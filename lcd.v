==> flow/design.v <==
module lcd(
        clk_LCD,
		  inputstate,
		  rst,
        en,
        RS,
        RW,
        data
);
input clk_LCD; 
input [2:0] inputstate;
input rst;     
output   en,RS,RW;
output   reg  [7:0]  data;
reg      RS,en_sel;
reg      [4:0]    disp_count;
reg      [3:0]   state;
parameter   clear_lcd=4'b0000, 
            set_disp_mode=4'b0001, 
            disp_on=4'b0010, 
            shift_down=4'b0011, 
            write_data_first=4'b0101, 
            write_data_second=4'b0110, 
            idel=4'b0111; 
assign  RW = 1'b0; 
assign  en = en_sel ? clk_LCD : 1'b0;
reg [7:0]     data_first_line  [15:0];   
reg [7:0]     data_second_line [15:0];   
reg[2:0] RGY; 
reg[2:0] RGYmid; 
reg[2:0] RGYbefore; 
reg RGYrst;
always 
begin
RGY=inputstate;
end
always@(posedge clk_LCD) 
begin
RGYmid<=RGY;
RGYbefore<=RGYmid;
end
always 
begin
RGYrst=(RGYbefore[0]^~RGY[0])&(RGYbefore[1]^~RGY[1])&(RGYbefore[2]^~RGY[2])&rst;
end
always @(negedge clk_LCD )
begin
if(inputstate==3'b001)
begin 
   data_first_line[0] <= 8'h20;
   data_first_line[1] <= 8'h20;
   data_first_line[2] <= 8'h20;
   data_first_line[3] <= 8'h20;
   data_first_line[4] <= 8'b01001100; 
   data_first_line[5] <= 8'b01101001; 
   data_first_line[6] <= 8'b01100111; 
   data_first_line[7] <= 8'b01101000; 
   data_first_line[8] <= 8'b01110100; 
   data_first_line[9] <= 8'h20;
   data_first_line[10] <= 8'b01101001; 
   data_first_line[11] <= 8'b01110011; 
   data_first_line[12] <= 8'h20;
   data_first_line[13] <= 8'h20;
	data_first_line[14] <= 8'h20;
   data_first_line[15] <= 8'h20;
	data_second_line[0] <= 8'h20;
   data_second_line[1] <= 8'h20;
   data_second_line[2] <= 8'b01101101; 
   data_second_line[3] <= 8'b01111001; 
   data_second_line[4] <= 8'h20;
   data_second_line[5] <= 8'b01110011; 
   data_second_line[6] <= 8'b01110100; 
   data_second_line[7] <= 8'b01110010; 
   data_second_line[8] <= 8'b01100101; 
   data_second_line[9] <= 8'b01101110; 
   data_second_line[10] <= 8'b01100111; 
   data_second_line[11] <= 8'b01110100; 
   data_second_line[12] <= 8'b01101000; 
   data_second_line[13] <= 8'h20;
   data_second_line[14] <= 8'h20;
   data_second_line[15] <= 8'h20;
end
else if(inputstate==3'b010)
begin 
   data_first_line[0] <= 8'h20;
   data_first_line[1] <= 8'h20;
   data_first_line[2] <= 8'h20;
   data_first_line[3] <= 8'b01100100; 
   data_first_line[4] <= 8'b01100001; 
	data_first_line[5] <= 8'b01111001; 
   data_first_line[6] <= 8'h20;
   data_first_line[7] <= 8'b01110111; 
   data_first_line[8] <= 8'b01100001; 
   data_first_line[9] <= 8'b01101100; 
   data_first_line[10] <= 8'b01101011; 
   data_first_line[11] <= 8'b01100101; 
   data_first_line[12] <= 8'b01110010; 
   data_first_line[13] <= 8'h20;
   data_first_line[14] <= 8'h20;
	data_first_line[15] <= 8'h20;
	data_second_line[0] <= 8'h20;
   data_second_line[1] <= 8'h20;
   data_second_line[2] <= 8'b01101110; 
   data_second_line[3] <= 8'b01101001; 
   data_second_line[4] <= 8'b01100111; 
   data_second_line[5] <= 8'b01101000; 
   data_second_line[6] <= 8'b01110100; 
   data_second_line[7] <= 8'h20;
   data_second_line[8] <= 8'b01110011; 
   data_second_line[9] <= 8'b01110100; 
   data_second_line[10] <= 8'b01100001; 
   data_second_line[11] <= 8'b01101100; 
   data_second_line[12] <= 8'b01101011; 
   data_second_line[13] <= 8'b01100101; 
   data_second_line[14] <= 8'b01110010; 
   data_second_line[15] <= 8'h20;
end
else if(inputstate==3'b100) begin 
   data_first_line[0] <= 8'h20;
   data_first_line[1] <= 8'h20;
   data_first_line[2] <= 8'h20;
   data_first_line[3] <= 8'b01100011; 
   data_first_line[4] <= 8'b01101111; 
	data_first_line[5] <= 8'b01101110; 
	data_first_line[6] <= 8'b01110100; 
   data_first_line[7] <= 8'b01110010; 
   data_first_line[8] <= 8'b01101111; 
   data_first_line[9] <= 8'b01101100; 
   data_first_line[10] <= 8'b01101100; 
   data_first_line[11] <= 8'b01100101; 
   data_first_line[12] <= 8'b01100100; 
   data_first_line[13] <= 8'h20;
   data_first_line[14] <= 8'h20;
   data_first_line[15] <= 8'h20;
	data_second_line[0] <= 8'b00100001;
   data_second_line[1] <= 8'b00100001;
   data_second_line[2] <= 8'b00100001;
   data_second_line[3] <= 8'b00100001;
   data_second_line[4] <=8'b00100001;
   data_second_line[5] <= 8'b00100001;
   data_second_line[6] <= 8'b00100001;
   data_second_line[7] <= 8'b00100001;
   data_second_line[8] <= 8'b00100001; 
   data_second_line[9] <= 8'b00100001;
   data_second_line[10] <= 8'b00100001;
   data_second_line[11] <= 8'b00100001;
   data_second_line[12] <= 8'b00100001;
   data_second_line[13] <= 8'b00100001;
   data_second_line[14] <= 8'b00100001;
   data_second_line[15] <= 8'b00100001;
end
else begin
	data_first_line[0]=8'h20;
	data_first_line[1]=8'h20;
	data_first_line[2]=8'h20;
	data_first_line[3]=8'h20;
	data_first_line[4]=8'h20;
	data_first_line[5]=8'h20;
	data_first_line[6]=8'h20;
	data_first_line[7]=8'h20;
	data_first_line[8]=8'h20;
	data_first_line[9]=8'h20;
	data_first_line[10]=8'h20;
	data_first_line[11]=8'h20;
	data_first_line[12]=8'h20;
	data_first_line[13]=8'h20;
	data_first_line[14]=8'h20;
	data_first_line[15]=8'h20;
	data_second_line[0] <= 8'h20;
   data_second_line[1] <= 8'h20;
   data_second_line[2] <= 8'h20;
   data_second_line[3] <= 8'h20;
   data_second_line[4] <= 8'h20;
   data_second_line[5] <= 8'h20;
   data_second_line[6] <= 8'h20;
   data_second_line[7] <= 8'h20;
   data_second_line[8] <= 8'h20; 
   data_second_line[9] <= 8'h20;
   data_second_line[10] <= 8'h20;
   data_second_line[11] <= 8'h20;
   data_second_line[12] <= 8'h20;
   data_second_line[13] <= 8'h20;
   data_second_line[14] <= 8'h20;
   data_second_line[15] <= 8'h20;
end
end
always @(posedge clk_LCD or negedge RGYrst)
begin
   if(!RGYrst)
      begin
          state<= clear_lcd; 
          RS<=1'b0; 
          data<=8'b0; 
          en_sel<=1'b1; 
          disp_count<=5'b0;
      end
   else
      case(state)
      clear_lcd: 
             begin 
                state  <= set_disp_mode;
                data  <= 8'h01;               
             end
      set_disp_mode: 
             begin
                state<= disp_on;
                data<= 8'h38;                              
             end
      disp_on: 
             begin
                state<= shift_down;
                data<= 8'h0c;                           
             end
      shift_down:         
            begin
                state<= write_data_first;
                data<= 8'h06;                         
            end
      write_data_first:               
            begin
                if(disp_count == 16)                      
                    begin
                        data    <= 8'hc2;               
                        RS     <= 1'b0;
                        disp_count   <= 4'b0;
                        state    <= write_data_second;        
                    end
                else
                    begin
                        data    <= data_first_line[disp_count];
                        RS     <= 1'b1;                  
                        disp_count   <= disp_count + 1'b1;
                        state    <= write_data_first;
                    end
            end
      write_data_second:                       
            begin
                if(disp_count == 16)
                    begin
                        en_sel   <= 1'b0;
                        RS    <= 1'b0;
                        disp_count  <= 4'b0;
                        state   <= idel;                     
                    end
                else
                    begin
                        data    <= data_second_line[disp_count+1];
                        RS     <= 1'b1;
                        disp_count   <= disp_count + 1'b1;
                        state    <= write_data_second;
                    end             
            end
      idel:             
            begin
                state <=  idel;              
            end
      default:  state <= clear_lcd;          
      endcase
end
endmodule
* From RTL to reports: lcd
The steps from the RTL of lcd to its reports follow in flow order.
Line numbers count from 1 in the design file above.
A cell with -- has no value.
- Top :: lcd
- Clock :: clk_LCD
- Cell library :: sky130hd
- Timing corner :: tt_025C_1v80

* After elaboration
Source: Yosys, flattened and elaborated. Widths are those after wreduce. Registers that Yosys merges into a memory's read port (data or address) are not register bits. Print and check cells do not count.
- Output and inout bits :: 11
- Bits of input ports :: 5
- Memories kept :: 0
- Memory bits (writable) :: 0
- Word-level cells :: 150
- Bits in registers :: 212
- Word width x clocked read ports :: 0
- Latch bits :: 0
- ROM bits :: 0
- Mux-type cells :: 41
- Bitwise gates (word level) :: 6
- Div/mod/pow operators :: 0
- Multipliers :: 0
- Equal/unequal tests :: 41
- Shifts and indexed selects :: 0
- Add/subtract/negate cells :: 2
- Reductions and logical operators :: 11
- Magnitude comparators :: 0
** Operator list (count)
- 7-bit 2-to-1 mux :: 17
- 8-bit case mux with 14-bit select :: 1
- 8-bit case mux with 11-bit select :: 1
- 4-bit == test (second input constant) :: 16
- 8-bit case mux with 6-bit select :: 1
- 4-bit by 3-bit == test with 1-bit output (second input constant) :: 11
- 5-bit 2-to-1 mux :: 6
- 4-bit case mux with 7-bit select :: 1
- 4-bit by 2-bit == test with 1-bit output (second input constant) :: 6
- 8-bit 2-to-1 mux :: 3
- 4-bit by 1-bit == test with 1-bit output (second input constant) :: 3
- 4-bit zero test :: 3
- 4-bit 2-to-1 mux :: 2
- 2-bit 2-to-1 mux :: 4
- 6-bit nonzero test :: 1
- 6-bit OR reduction :: 1
- 5-bit by 1-bit adder with 5-bit output (second input constant) :: 1
- 5-bit == test (second input constant) :: 1
- 1-bit 2-to-1 mux :: 5
- 2-bit AND reduction :: 2
- 2-bit OR reduction :: 2
- 4-bit by 1-bit adder with 4-bit output (second input constant) :: 1
- 1-bit bitwise AND :: 3
- 1-bit XNOR :: 3
- 3-bit by 1-bit == test with 1-bit output (second input constant) :: 1
- 3-bit by 2-bit == test with 1-bit output (second input constant) :: 1
- 3-bit == test (second input constant) :: 1
- 3-bit OR reduction :: 1
Not listed: further kinds 2, cells in them 2.

* Depth
Depth = most cells in a row (Yosys ltp): at word level without a register or memory, in the mapped netlist without a sequential cell, where the memories' decode and read muxes count.
- Depth in word-level cells :: 6
- ABC_AREA :: 0
- Depth in mapped cells :: 11
- Mapped depth without buffers :: 8

* After synthesis
Yosys stat after the flow's synthesis: flattened, memories mapped to cells. It holds for the ABC_AREA given above (unset counts as 0); a run with the other value may have another netlist.
The area totals of this step are shown rounded.
** Cell types
- sky130_fd_sc_hd__dfrtp_1 :: count 19, total area 475.456 µm²
- sky130_fd_sc_hd__dfxtp_1 :: count 17, total area 340.326 µm²
- sky130_fd_sc_hd__nand2_1 :: count 34, total area 127.622 µm²
- sky130_fd_sc_hd__ha_1 :: count 6, total area 75.072 µm²
- sky130_fd_sc_hd__a22oi_1 :: count 9, total area 67.565 µm²
- sky130_fd_sc_hd__o21ai_0 :: count 13, total area 65.062 µm²
- sky130_fd_sc_hd__a21oi_1 :: count 12, total area 60.058 µm²
- sky130_fd_sc_hd__nand3_1 :: count 11, total area 55.053 µm²
- sky130_fd_sc_hd__dfstp_2 :: count 2, total area 52.55 µm²
- sky130_fd_sc_hd__nor2_1 :: count 14, total area 52.55 µm²
- sky130_fd_sc_hd__a31oi_1 :: count 8, total area 50.048 µm²
- sky130_fd_sc_hd__mux2i_1 :: count 5, total area 50.048 µm²
- sky130_fd_sc_hd__a211oi_1 :: count 6, total area 45.043 µm²
- sky130_fd_sc_hd__xnor2_1 :: count 5, total area 43.792 µm²
- sky130_fd_sc_hd__nor3_1 :: count 8, total area 40.038 µm²
- sky130_fd_sc_hd__inv_1 :: count 10, total area 37.536 µm²
- sky130_fd_sc_hd__o211ai_1 :: count 5, total area 37.536 µm²
- sky130_fd_sc_hd__a32oi_1 :: count 4, total area 35.034 µm²
Not listed: further types 52, cells in them 100.
- Standard cells after synthesis :: 288
- Mapped flip-flops :: 38
- Sequential part of the area :: 870 µm²
- Buffers :: 21
- Cell area after synthesis :: 2500 µm²

Subject: lcd on sky130hd, stored results

Hello all,

Module lcd, platform sky130hd: 2 stored runs of the flow (Yosys, OpenROAD) with differing settings, in no particular order. Input and output delays are each 20% of the period that was set; the output load is 0.01 pF.
"total power of the final layout" is the tool's figure for a default switching activity; nothing was simulated.
Values from the reports are rounded here.

** Record 1
- Settings :: period_ns=3.09; CORE_UTILIZATION=53; SETUP_SLACK_MARGIN=-0.02; HOLD_SLACK_MARGIN=0.13; CELL_PAD_IN_SITES_DETAIL_PLACEMENT=2; GPL_TIMING_DRIVEN=0; CTS_CLUSTER_DIAMETER=56; SLEW_MARGIN=20; CAP_MARGIN=20; CORE_MARGIN=2
- Outcome :: did not finish, placement stopped with DPL-0033

** Record 2
- Settings :: period_ns=3.87; CORE_UTILIZATION=66; SETUP_SLACK_MARGIN=0.38; PLACE_DENSITY_LB_ADDON=0.06; CTS_CLUSTER_SIZE=23; CAP_MARGIN=10; CORE_MARGIN=2; SLEW_MARGIN=20
- Post-synthesis cell area :: 2500 µm²
- Die size :: 4300 µm²
- Area of the standard cells in the finished layout :: 2900 µm²
- Utilization in the final report :: 0.8
- Setup slack of the worst path :: 170 ps
- Setup TNS :: 0 ps
- Worst hold slack :: 330 ps
- Total power of the final layout :: 2.3 mW

Thanks
