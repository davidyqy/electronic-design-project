==> flow/design.v <==
module divider(clk,out_1,out_8,out_400,out_1k,out_9600,out_16k,out_10k,out_1M,out_250);
input clk;
output reg out_1;
output reg out_9600;
output reg out_8;
output reg out_400;
output reg out_16k;
output reg out_1k;
output reg out_10k;
output reg out_1M;
output reg out_250;
reg[26:0] cnt1; 
reg[21:0] cnt9600; 
reg[11:0] cnt16k; 
reg[24:0] cnt8; 
reg[16:0] cnt400; 
reg[14:0] cnt1k; 
reg[11:0] cnt10k; 
reg[4:0] cnt1M; 
reg[16:0] cnt250; 
always @(posedge clk)
begin
	if(cnt1<24999999)  
		cnt1<=cnt1+1;  
	else  
	begin  
		cnt1<=0; 
		out_1=~out_1;
	end
	if(cnt9600<2603) 
		cnt9600<=cnt9600+1;  
	else  
	begin  
		cnt9600<=0; 
		out_9600 =! out_9600; 
	end
	if(cnt16k<1491) 
		cnt16k<=cnt16k+1;  
	else  
	begin  
		cnt16k<=0; 
		out_16k =! out_16k; 
	end
	if(cnt8<3125000) 
		cnt8<=cnt8+1;  
	else  
	begin  
		cnt8<=0; 
		out_8 =! out_8; 
	end
	if(cnt400<62500)
		cnt400<=cnt400+1;
	else
	begin
		cnt400<=0;
		out_400=~out_400;
	end
	if(cnt1k<24999)
		cnt1k<=cnt1k+1;
	else
	begin
		cnt1k<=0;
		out_1k=~out_1k;
	end
	if(cnt10k<2499)
		cnt10k<=cnt10k+1;
	else
	begin
		cnt10k<=0;
		out_10k=~out_10k;
	end
	if(cnt1M<24)
		cnt1M<=cnt1M+1;
	else
	begin
		cnt1M<=0;
		out_1M=~out_1M;
	end
	if(cnt250<99999)
		cnt250<=cnt250+1;
	else
	begin
		cnt250<=0;
		out_250=~out_250;
	end
end
endmodule
Tool chain data of divider
Tool output for the design above, in the order of the flow.
Lines are those of the file above, counted from 1.
Operators: Yosys type, input widths -> output width; for muxes data width and select width s.
Library cell names are shortened.
The mark - stands for no value.
- top: divider
- clock: clk
- cell library: sky130hd
- library corner: tt_025C_1v80

Word level
Counts by Yosys on the flattened word-level netlist (proc, flatten, opt, wreduce; memories kept). Register bits leave out memories and registers merged into their read ports (data or address); mux counts leave out enables and synchronous resets folded into registers. Print and check cells are left out. Cells with the same type and inputs are merged into one.
- memory cells at 0
- ROM bits: 0
- clocked read ports x word width at 0
- bits in registers at 161
- noted input port bits: 1
- noted memory bits (writable): 0
- bits in latches at 0
- divide/modulo/power cells: 0
- order comparisons at 9
- noted $mul: 0
- bitwise operators: 6
- eq/ne operators at 0
- multiplexer cells at 0
- add/subtract/negate cells at 9
- shifts and indexed selects: 0
- reductions and logical operators: 3
- operators by type and width (kind ; count):
    $add 17x1->17 const B ; 2
    $add 27x1->27 const B ; 1
    $lt 27x25->1 const B ; 1
    $add 25x1->25 const B ; 1
    $lt 25x22->1 const B ; 1
    $add 12x1->12 const B ; 2
    $add 22x1->22 const B ; 1
    $lt 22x12->1 const B ; 1
    $lt 17x16->1 const B ; 1
    $lt 17x17->1 const B ; 1
    $add 15x1->15 const B ; 1
    $lt 15x15->1 const B ; 1
    $lt 12x11->1 const B ; 1
    $lt 12x12->1 const B ; 1
    $not 1->1 ; 6
    $add 5x1->5 const B ; 1
    $lt 5x5->1 const B ; 1
    $logic_not 1->1 ; 3

Longest topological paths
Yosys ltp: most cells in a row. Word level: on the elaborated netlist, between registers, memories and ports. Mapped: between sequential cells and ports; inverters and the memories' decode and read muxes count.
- depth after elaboration at 1
- ABC_AREA: 1
- mapped depth: 9

After synthesis
Yosys stat after the flow's synthesis: flattened, memories mapped to cells. It holds for the ABC_AREA given above (unset counts as 0); a run with the other value may have another netlist.
- cells by type (cell ; count):
    dfxtp_1 ; 152
    nand2_1 ; 210
    nor2_1 ; 208
    inv_1 ; 113
    xor2_1 ; 44
    nand3_1 ; 66
    edfxtp_1 ; 9
    xnor2_1 ; 21
    a21oi_1 ; 33
    nor2_2 ; 21
    ha_1 ; 9
    nand4_1 ; 18
    nor3_1 ; 17
    o21ai_0 ; 17
    buf_6 ; 5
    nand3_2 ; 5
    or2_0 ; 6
    o21bai_1 ; 4
Not listed: further types 17, cells in them 28.
- noted mapped cells: 986
- synthesis area: 0.0073033 mm²
- mapped flip-flops: 161
- noted buffers: 10
- area of sequential cells: 0.0033132 mm²

Worst setup path after synthesis
Path of least setup slack by OpenSTA after synthesis, without wires, with an ideal clock, recovery checks aside; 20% of the period is set as input and as output delay. Where synthesis merged equal registers, the netlist keeps one of their names.
- path type: register to register
- start: reg cnt16k[0]
- end: reg out_16k
- setup time at 242 ps
- noted path delay: 1408 ps
- noted slack: 573 ps
- driving pins on the path: 8
- buffers on the path: 1
- period: 1980 ps
- arrival at 1166 ps
- noted synthesis period reached: 1407 ps
"path delay" = arrival - input delay + setup time.
"driving pins on the path": output pins that drive a net of the path, with the launching flip-flop's if there is one; two outputs of one cell count as two.
"synthesis period reached" is the clock period less the worst setup slack; recovery checks do not enter. This is arithmetic on one report: input and output delays are still those of the set period (20% each).
Between the ends stands the longest chain of elaborated cells between them, by number of cells; it is not shown to be the way that was timed. Of several equally long chains one is given.
Each line given opens the expression or statement behind the cell; cells for indexed reads and writes are added by Yosys, which also makes memories of some case tables.
- path through: dfxtp_1 -> ha_1 -> or2_2 -> nand2_1 -> nand3_1 -> nand3_1 -> nand2_1 -> buf_6
- length of the longest elaborated chain: 1
- RTL lines, path post-synthesis (element ; RTL line ; text):
    start: declaration ; 14 ; reg[11:0] cnt16k;
    start: assignment ; 38 ; cnt16k<=cnt16k+1;
    start: assignment ; 41 ; cnt16k<=0;
    $lt 12x11->1 ; 37 ; if(cnt16k<1491)
    end: assignment ; 42 ; out_16k =! out_16k;
    end: declaration ; 7 ; output reg out_16k;

Path in the finished layout
From the final timing report of entry A: the path of least setup slack in the routed layout; clock arrival at registers is part of the times.
The path's times are printed in steps of 10 ps; the period is the one set.
- path type: register to output
- start: reg out_10k
- end: out out_10k
- period: 3930 ps
- noted slack: 1810 ps
- driving pins on the path: 2
- noted output delay: 790 ps
- arrival at 1340 ps
- buffers on the path: 1
- path through: edfxtp_1 -> clkdlybuf4s50_1
- length of the longest elaborated chain: 0
- RTL lines, path post-layout (element ; RTL line ; text):
    start: declaration ; 9 ; output reg out_10k;
    start: assignment ; 70 ; out_10k=~out_10k;
    end: declaration ; 9 ;

Measured data: module divider, platform sky130hd, 2 stored runs of the flow under differing settings, order arbitrary. Input and output delays are each 20% of the period that was set; the output load is 0.01 pF.
By "period reached" is meant the clock period of the run minus its worst setup slack. This is arithmetic on one report: input and output delays are still those of the set period (20% each).
"time of the worst setup path" = time allowed to the worst setup path (clock period - input delay - output delay, where it has them) - its slack; a late launch clock adds to it, a late capture clock takes from it.
"total design power" rests on the timing tool's default activity at the inputs, not on a simulated workload.
"time of the worst setup path" is given in steps of 10 ps.

Entry A
Settings were period_ns = 3.93; CORE_UTILIZATION = 17; CORE_MARGIN = 9; CELL_PAD_IN_SITES_GLOBAL_PLACEMENT = 0; CELL_PAD_IN_SITES_DETAIL_PLACEMENT = 0; TNS_END_PERCENT = 30; ABC_AREA = 1; CTS_CLUSTER_SIZE = 10; CTS_CLUSTER_DIAMETER = 102; CAP_MARGIN = 5; SLEW_MARGIN = 35; MIN_ROUTING_LAYER = met1
- period reached: 2122 ps
- Yosys chip area after synthesis: 0.0073033 mm²
- total design power: 0.003322 W
- die size: 0.0507466 mm²
- worst setup slack after layout at 1808 ps
- noted the std-cell area (final layout): 0.0085832 mm²
- total negative setup slack: 0 ps
- noted the smallest hold slack: 446 ps
- noted the final utilization: 20.3%
- noted the time of the worst setup path: 1340 ps
- worst setup path kind: register to output

Entry B
Settings were period_ns = 3.29; CORE_UTILIZATION = 28; PLACE_DENSITY = 0.61; HOLD_SLACK_MARGIN = 0.03; CELL_PAD_IN_SITES_DETAIL_PLACEMENT = 0; ABC_AREA = 1; GPL_ROUTABILITY_DRIVEN = 1; CTS_CLUSTER_SIZE = 43; CAP_MARGIN = 20; CORE_MARGIN = 2; SLEW_MARGIN = 20
- period reached: 1984 ps
- Yosys chip area after synthesis: 0.0073033 mm²
- total design power: 0.004105 W
- die size: 0.0273902 mm²
- worst setup slack after layout at 1306 ps
- noted the std-cell area (final layout): 0.0083768 mm²
- total negative setup slack: 0 ps
- noted the smallest hold slack: 445 ps
- noted the final utilization: 32.4%
- noted the time of the worst setup path: 1330 ps
- worst setup path kind: register to output
